==> flow/design.v <==
 `timescale 1ns / 1ps
 module data_access(
  input	 wire	 clock,
  input  wire		reset,
  output 	reg          da_Ready_for_Data_in, 
  input 	 wire  [13:0]  da_Data_in, 
  input 	 wire		       da_Data_in_valid, 
  input 	 wire  [1:0]  da_sensor_type, 
  output reg rs232_Data_in_valid,  
  output reg [7:0] rs232_Data_in,        
  input wire rs232_Ready_for_Data_in          
  );
parameter TIMER_WIDTH = 13; 
parameter TIMER_START = 13'd5000;   
parameter TIMER_ZERO = {TIMER_WIDTH{1'b0}};
reg [TIMER_WIDTH-1:0] timer_start = {TIMER_WIDTH{1'b0}};
wire timer_done;
Acker_Timer #(TIMER_WIDTH) transmission_timer (
.clock(clock),
.reset(reset),
.start(timer_start),
.done(timer_done)
);
parameter [1:0] IDLE_STATE = 2'd0,
    BYTE0_SEND_STATE = 2'd1,
	  BYTE1_SEND_STATE = 2'd2;
reg [1:0] state = IDLE_STATE;
reg [1:0] next_state = IDLE_STATE;
reg next_da_Ready_for_Data_in = 1'b1; 
reg [7:0] next_rs232_Data_in = 8'b0;
reg next_rs232_Data_in_valid = 1'b0;
always@(posedge clock)
begin
  if(reset == 1'b0)   
  begin
    state <= IDLE_STATE;
    da_Ready_for_Data_in <= 1'b1;
    rs232_Data_in <= 8'b0;
    rs232_Data_in_valid <= 1'b0;
  end else 
  begin
    da_Ready_for_Data_in <= next_da_Ready_for_Data_in;
    rs232_Data_in <= next_rs232_Data_in;
    rs232_Data_in_valid <= next_rs232_Data_in_valid;
    state <= next_state;
  end
end
always@(state or rs232_Ready_for_Data_in or rs232_Data_in or da_Data_in_valid or da_Data_in or da_sensor_type or timer_done)
begin
  case(state)
    IDLE_STATE: 
    begin
      if(da_Data_in_valid)
		begin
        next_da_Ready_for_Data_in = 1'b0; 
		  next_state = BYTE0_SEND_STATE; 
		end else
		begin
		  next_da_Ready_for_Data_in = 1'b1; 
		  next_state = IDLE_STATE; 
      end
      next_rs232_Data_in = rs232_Data_in;
      next_rs232_Data_in_valid = 1'b0; 
		timer_start = TIMER_ZERO;
    end
    BYTE0_SEND_STATE: 
    begin
      if(rs232_Ready_for_Data_in == 1'b1)
      begin
        next_rs232_Data_in = {da_sensor_type, da_Data_in[13:8]}; 
        next_rs232_Data_in_valid = 1'b1; 
        next_state = BYTE1_SEND_STATE; 
		  timer_start = TIMER_START;
      end else
      begin
        next_rs232_Data_in = rs232_Data_in;
        next_rs232_Data_in_valid = 1'b0; 
        next_state = BYTE0_SEND_STATE; 
		  timer_start = TIMER_ZERO;
      end
      next_da_Ready_for_Data_in = 1'b0; 
    end
    BYTE1_SEND_STATE: 
    begin
      if(timer_done && rs232_Ready_for_Data_in)
      begin
        next_rs232_Data_in = da_Data_in[7:0]; 
        next_rs232_Data_in_valid = 1'b1; 
		  next_da_Ready_for_Data_in = 1'b1; 
        next_state = IDLE_STATE; 
      end else
		begin
		  next_rs232_Data_in = rs232_Data_in; 
		  next_rs232_Data_in_valid = 1'b0; 
		  next_da_Ready_for_Data_in = 1'b0; 
		  next_state = BYTE1_SEND_STATE; 
		end
		timer_start = TIMER_ZERO;
    end
    default:
    begin
		next_state = IDLE_STATE;
      next_rs232_Data_in = 8'b0;
		next_rs232_Data_in_valid = 1'b0;
		next_da_Ready_for_Data_in = 1'b1;
		timer_start = TIMER_ZERO;
    end
  endcase
end
 endmodule 
`timescale 1ns / 1ps
module Acker_Timer (clock, reset,
					start, done
				   );
parameter TIMER_WIDTH = 26;  
input clock, reset;
input [TIMER_WIDTH-1:0] start;
output done;
reg done;
reg [TIMER_WIDTH-1:0] counter, counter_next;
always @(posedge clock)
  begin
	if (reset == 1'b0)   
	  counter <= {TIMER_WIDTH{1'b0}};
	else
	  counter <= counter_next;
  end  
always @(counter or start)
  begin
	if (start != {TIMER_WIDTH{1'b0}})
	  counter_next = start;            
	else if (counter != {TIMER_WIDTH{1'b0}})
	  counter_next = counter - 1'b1;   
	else
	  counter_next = counter;          
  end  
always @(counter)   
  begin
	if (counter == {TIMER_WIDTH{1'b0}})
	  done = 1'b1;   
	else
	  done = 1'b0;   
  end  
endmodule  
# From RTL to reports: data_access
# The steps from the RTL of data_access to its reports follow in flow order.
# Lines are those of the file above, counted from 1.
# Operators: Yosys type, input widths -> output width; for muxes data width and select width s.
# Library cell names are shortened.
# The mark -- stands for no value.
[setup]
top = "data_access"
clk_port = "clock"
library = "sky130hd"
lib_corner = "tt_025C_1v80"

# After elaboration
# Yosys after proc, flatten, opt, wreduce and memory -nomap, before mapping. Memory bits, and registers merged into a memory's read port (data or address), are not among the register bits. Print and check cells are not counted. Equal cells are merged and count once.
[word_totals]
reg_bits = 25
latch_bits = 0
mem_bits_rw = 0
mem_bits_ro = 0
clocked_rd_ports_x_width = 0
memories = 0
out_inout_bits = 10
word_cells = 35
[classes]
n_addsub = 1
n_mul = 0
div_mod_pow = 0
n_cmp = 0
eq_ne = 4
n_shift = 0
muxes = 17
bitwise = 1
reduce_and_logical = 7
[op_table]
columns = ["operator", "count"]
rows = [
  ["$mux 13", 4],
  ["$reduce_bool 13->1", 2],
  ["$pmux 8 s3", 1],
  ["$mux 8", 2],
  ["$sub 13x1->13 const B", 1],
  ["$logic_not 13->1", 1],
  ["$pmux 2 s3", 1],
  ["$mux 1", 5],
  ["$ne 2x2->1 const B", 2],
  ["$mux 2", 2],
  ["$reduce_and 3->1", 1],
  ["$pmux 1 s3", 1],
  ["$eq 2x1->1 const B", 1],
  ["$eq 2x2->1 const B", 1],
  ["$logic_not 2->1", 1],
  ["$reduce_bool 2->1", 1],
  ["$pmux 1 s2", 1],
  ["$logic_and 1x1->1", 1],
  ["$not 1->1", 1],
]

# Depth
# Depth = most cells in a row (Yosys ltp): at word level without a register or memory, in the mapped netlist without a sequential cell, where the memories' decode and read muxes count.
[depth]
word_depth = 5
abc_area = 0
depth_mapped = 7
mapped_depth_nobuf = 6

# After synthesis
# Yosys stat after the flow's synthesis: flattened, memories mapped to cells. It holds for the ABC_AREA given above (unset counts as 0); a run with the other value may have another netlist.
[types]
columns = ["cell_type", "count", "type_area_um2"]
rows = [
  ["dfxtp_1", 25, 500.48],
  ["a21oi_1", 19, 95.091],
  ["ha_1", 6, 75.072],
  ["a22o_1", 8, 70.067],
  ["o21ai_0", 11, 55.053],
  ["nand4_1", 8, 50.048],
  ["inv_1", 8, 30.029],
  ["nor2_1", 8, 30.029],
  ["o41ai_4", 1, 27.526],
  ["nand2b_1", 4, 25.024],
  ["buf_6", 2, 22.522],
  ["mux2i_1", 2, 20.019],
  ["nor3_1", 4, 20.019],
  ["a31oi_1", 3, 18.768],
  ["nand2_1", 5, 18.768],
  ["nor4_1", 3, 18.768],
  ["or3_1", 3, 18.768],
  ["xnor2_1", 2, 17.517],
]
# Not listed: further types 23, cells in them 30.
[mapped]
stdcells = 152
yosys_area_um2 = 1338.8
seqArea_um2 = 500.5
flip_flops = 25
n_buf = 8
# The figures by module come from a second, unflattened synthesis with its own total; it is not the netlist above.
[hier_totals]
hier_cells = 163
hier_area_um2 = 1412.6
# Each row is one instance without its submodules.
[modules]
columns = ["module", "n_inst", "cells", "mod_area_um2"]
rows = [
  ["Acker_Timer #(TIMER_WIDTH=13)", 1, 90, 772.0],
  ["data_access", 1, 73, 640.6],
]

# Path before layout
# Source: OpenSTA report_checks on the synthesized netlist (no wires, ideal clock, input and output delay 20% of the period each), path of least setup slack; recovery checks are left aside. Register names are those of the netlist, which keeps one name where synthesis merged equal registers.
[synth_path]
kind = "reg-to-reg"
from = "reg transmission_timer.counter[7]"
to = "reg rs232_Data_in[0]"
period_ps = 2090
setup_time_ps = 132
launch_ps = 0
t_arrival_ps = 1774
required_time_ps = 1958
setup_slack_ps = 184
path_delay_ps = 1906
path_stages = 7
n_path_buf = 2
period_less_setup_slack_ps = 1906
# "path_delay_ps" = arrival - input delay + setup time.
# "path_stages": output pins that drive a net of the path, with the launching flip-flop's if there is one; two outputs of one cell count as two.
# "period_less_setup_slack_ps" = period - worst setup slack (recovery checks aside). The figure is calculated, with input and output delays left at 20% of the set period.
# Between the ends stands the longest chain of elaborated cells between them, by number of cells; it is not shown to be the way that was timed. Of several equally long chains one is given.
# Each line given opens the expression or statement behind the cell; cells for indexed reads and writes are added by Yosys, which also makes memories of some case tables.
[synth_via]
path_cell_list = "dfxtp_1 > buf_6 > or4_4 > buf_6 > o41a_1 > o21ai_0 > a21oi_1"
elab_chain_cells = 5
cells_between = 7
classes_between = "eq/ne: 1; mux: 3; reduce/logical: 3"
[synth_lines]
columns = ["element", "line_no", "source"]
rows = [
  ["start, declared", 120, "reg [TIMER_WIDTH-1:0] counter, counter_next;"],
  ["start, assigned", 124, "counter <= {TIMER_WIDTH{1'b0}};"],
  ["start, assigned", 126, "counter <= counter_next;"],
  ["$logic_not 13->1", 139, "if (counter == {TIMER_WIDTH{1'b0}})"],
  ["$mux 1", 139, ""],
  ["$logic_and 1x1->1", 85, "if(timer_done && rs232_Ready_for_Data_in)"],
  ["$mux 8", 85, ""],
  ["$pmux 8 s3", 50, "case(state)"],
  ["end, assigned", 38, "rs232_Data_in <= 8'b0;"],
  ["end, assigned", 43, "rs232_Data_in <= next_rs232_Data_in;"],
  ["end, declared", 10, "output reg [7:0] rs232_Data_in,"],
]

# Worst path after layout
# From the final timing report of job 1: the path of least setup slack in the routed layout; clock arrival at registers is part of the times.
# The report prints the path's times to 10 ps; the period is as set.
[layout_path]
kind = "reg-to-reg"
from = "reg transmission_timer.counter[0]"
to = "reg rs232_Data_in[2]"
period_ps = 2080
setup_time_ps = 90
launch_ps = 310
t_arrival_ps = 2140
required_time_ps = 2300
setup_slack_ps = 160
path_stages = 7
n_path_buf = 0
# Between the ends stands the longest chain of elaborated cells between them, by number of cells; it is not shown to be the way that was timed. Of several equally long chains one is given.
[layout_via]
path_cell_list = "dfxtp_2 > inv_4 > ha_4 > or4b_4 > o41a_1 > o21ai_1 > a21oi_1"
elab_chain_cells = 5
cells_between = 7
classes_between = "eq/ne: 1; mux: 3; reduce/logical: 3"
[layout_lines]
columns = ["element", "line_no", "source"]
rows = [
  ["start, declared", 120, "reg [TIMER_WIDTH-1:0] counter, counter_next;"],
  ["start, assigned", 124, "counter <= {TIMER_WIDTH{1'b0}};"],
  ["start, assigned", 126, "counter <= counter_next;"],
  ["$logic_not 13->1", 139, "if (counter == {TIMER_WIDTH{1'b0}})"],
  ["$mux 1", 139, ""],
  ["$logic_and 1x1->1", 85, "if(timer_done && rs232_Ready_for_Data_in)"],
  ["$mux 8", 85, ""],
  ["$pmux 8 s3", 50, "case(state)"],
  ["end, assigned", 38, "rs232_Data_in <= 8'b0;"],
  ["end, assigned", 43, "rs232_Data_in <= next_rs232_Data_in;"],
  ["end, declared", 10, "output reg [7:0] rs232_Data_in,"],
]

Appendix: measured runs

data_access through Yosys and OpenROAD on sky130hd: 2 stored runs, unordered, with their settings and measured results. The constraints put input and output delay at 20% of the set period each and load the outputs with 0.01 pF.
"period_less_ws_ps" = clock period - worst setup slack. The figure is calculated, with input and output delays left at 20% of the set period.
"worst_path_time_ps" means the part of the period allowed to the worst setup path (the constraints hold back 20% at inputs and 20% at outputs) less its slack; where the path has registers, the arrival times of their clocks count too.
"worst_path_time_ps" is known to 10 ps.

# job 1
==> flow/run.sh <==
#!/bin/bash
# the make line also repeats the synthesis and layout settings of config.mk as NAME=value (left out here)
make -C /OpenROAD-flow-scripts/flow DESIGN_CONFIG=/design/flow/config.mk WORK_HOME=/design/flow/orfs CLKGATE_MAP_FILE= finish
==> flow/config.mk <==
export PLATFORM = sky130hd
export DESIGN_NAME = data_access
export DESIGN_NICKNAME = data_access
export VERILOG_FILES = /design/flow/design.v
export SDC_FILE = /design/flow/constraint.sdc
export NUM_CORES = 4
export LEC_CHECK = 0
export CAP_MARGIN = 20
export CORE_MARGIN = 2
export CORE_UTILIZATION = 40
export SETUP_SLACK_MARGIN = 0.23
export SLEW_MARGIN = 20
==> flow/constraint.sdc <==
create_clock -name core_clock -period 2.08 [get_ports {clock}]
set_input_delay 0.4160 -clock core_clock [delete_from_list [all_inputs] [get_ports {clock}]]
set_output_delay 0.4160 -clock core_clock [all_outputs]
set_load 0.01 [all_outputs]

==> job 1: results <==
worst_path_time_ps=1920
worstPathKind="reg-to-reg"
period_less_ws_ps=1920
synthesis_area_um2=1338.8
timing.hold.ws_ps=492
design_die_area_um2=3825.4
finish.utilization_frac=0.565
final_stdcell_area_um2=1854.3
setup_ws_ps=160

# job 2
==> flow/run.sh <==
#!/bin/bash
# the make line also repeats the synthesis and layout settings of config.mk as NAME=value (left out here)
make -C /OpenROAD-flow-scripts/flow DESIGN_CONFIG=/design/flow/config.mk WORK_HOME=/design/flow/orfs CLKGATE_MAP_FILE= finish
==> flow/config.mk <==
export PLATFORM = sky130hd
export DESIGN_NAME = data_access
export DESIGN_NICKNAME = data_access
export VERILOG_FILES = /design/flow/design.v
export SDC_FILE = /design/flow/constraint.sdc
export NUM_CORES = 4
export LEC_CHECK = 0
export CAP_MARGIN = 35
export CORE_ASPECT_RATIO = 1.97
export CORE_MARGIN = 2
export CORE_UTILIZATION = 36
export CTS_CLUSTER_SIZE = 45
export GPL_ROUTABILITY_DRIVEN = 1
export MAX_ROUTING_LAYER = met5
export MIN_ROUTING_LAYER = met1
export PLACE_DENSITY_LB_ADDON = 0.14
export SLEW_MARGIN = 20
==> flow/constraint.sdc <==
create_clock -name core_clock -period 3.08 [get_ports {clock}]
set_input_delay 0.6160 -clock core_clock [delete_from_list [all_inputs] [get_ports {clock}]]
set_output_delay 0.6160 -clock core_clock [all_outputs]
set_load 0.01 [all_outputs]

==> job 2: results <==
worst_path_time_ps=2180
worstPathKind="reg-to-reg"
period_less_ws_ps=2178
synthesis_area_um2=1338.8
timing.hold.ws_ps=492
design_die_area_um2=4251.3
finish.utilization_frac=0.469
final_stdcell_area_um2=1690.4
setup_ws_ps=902
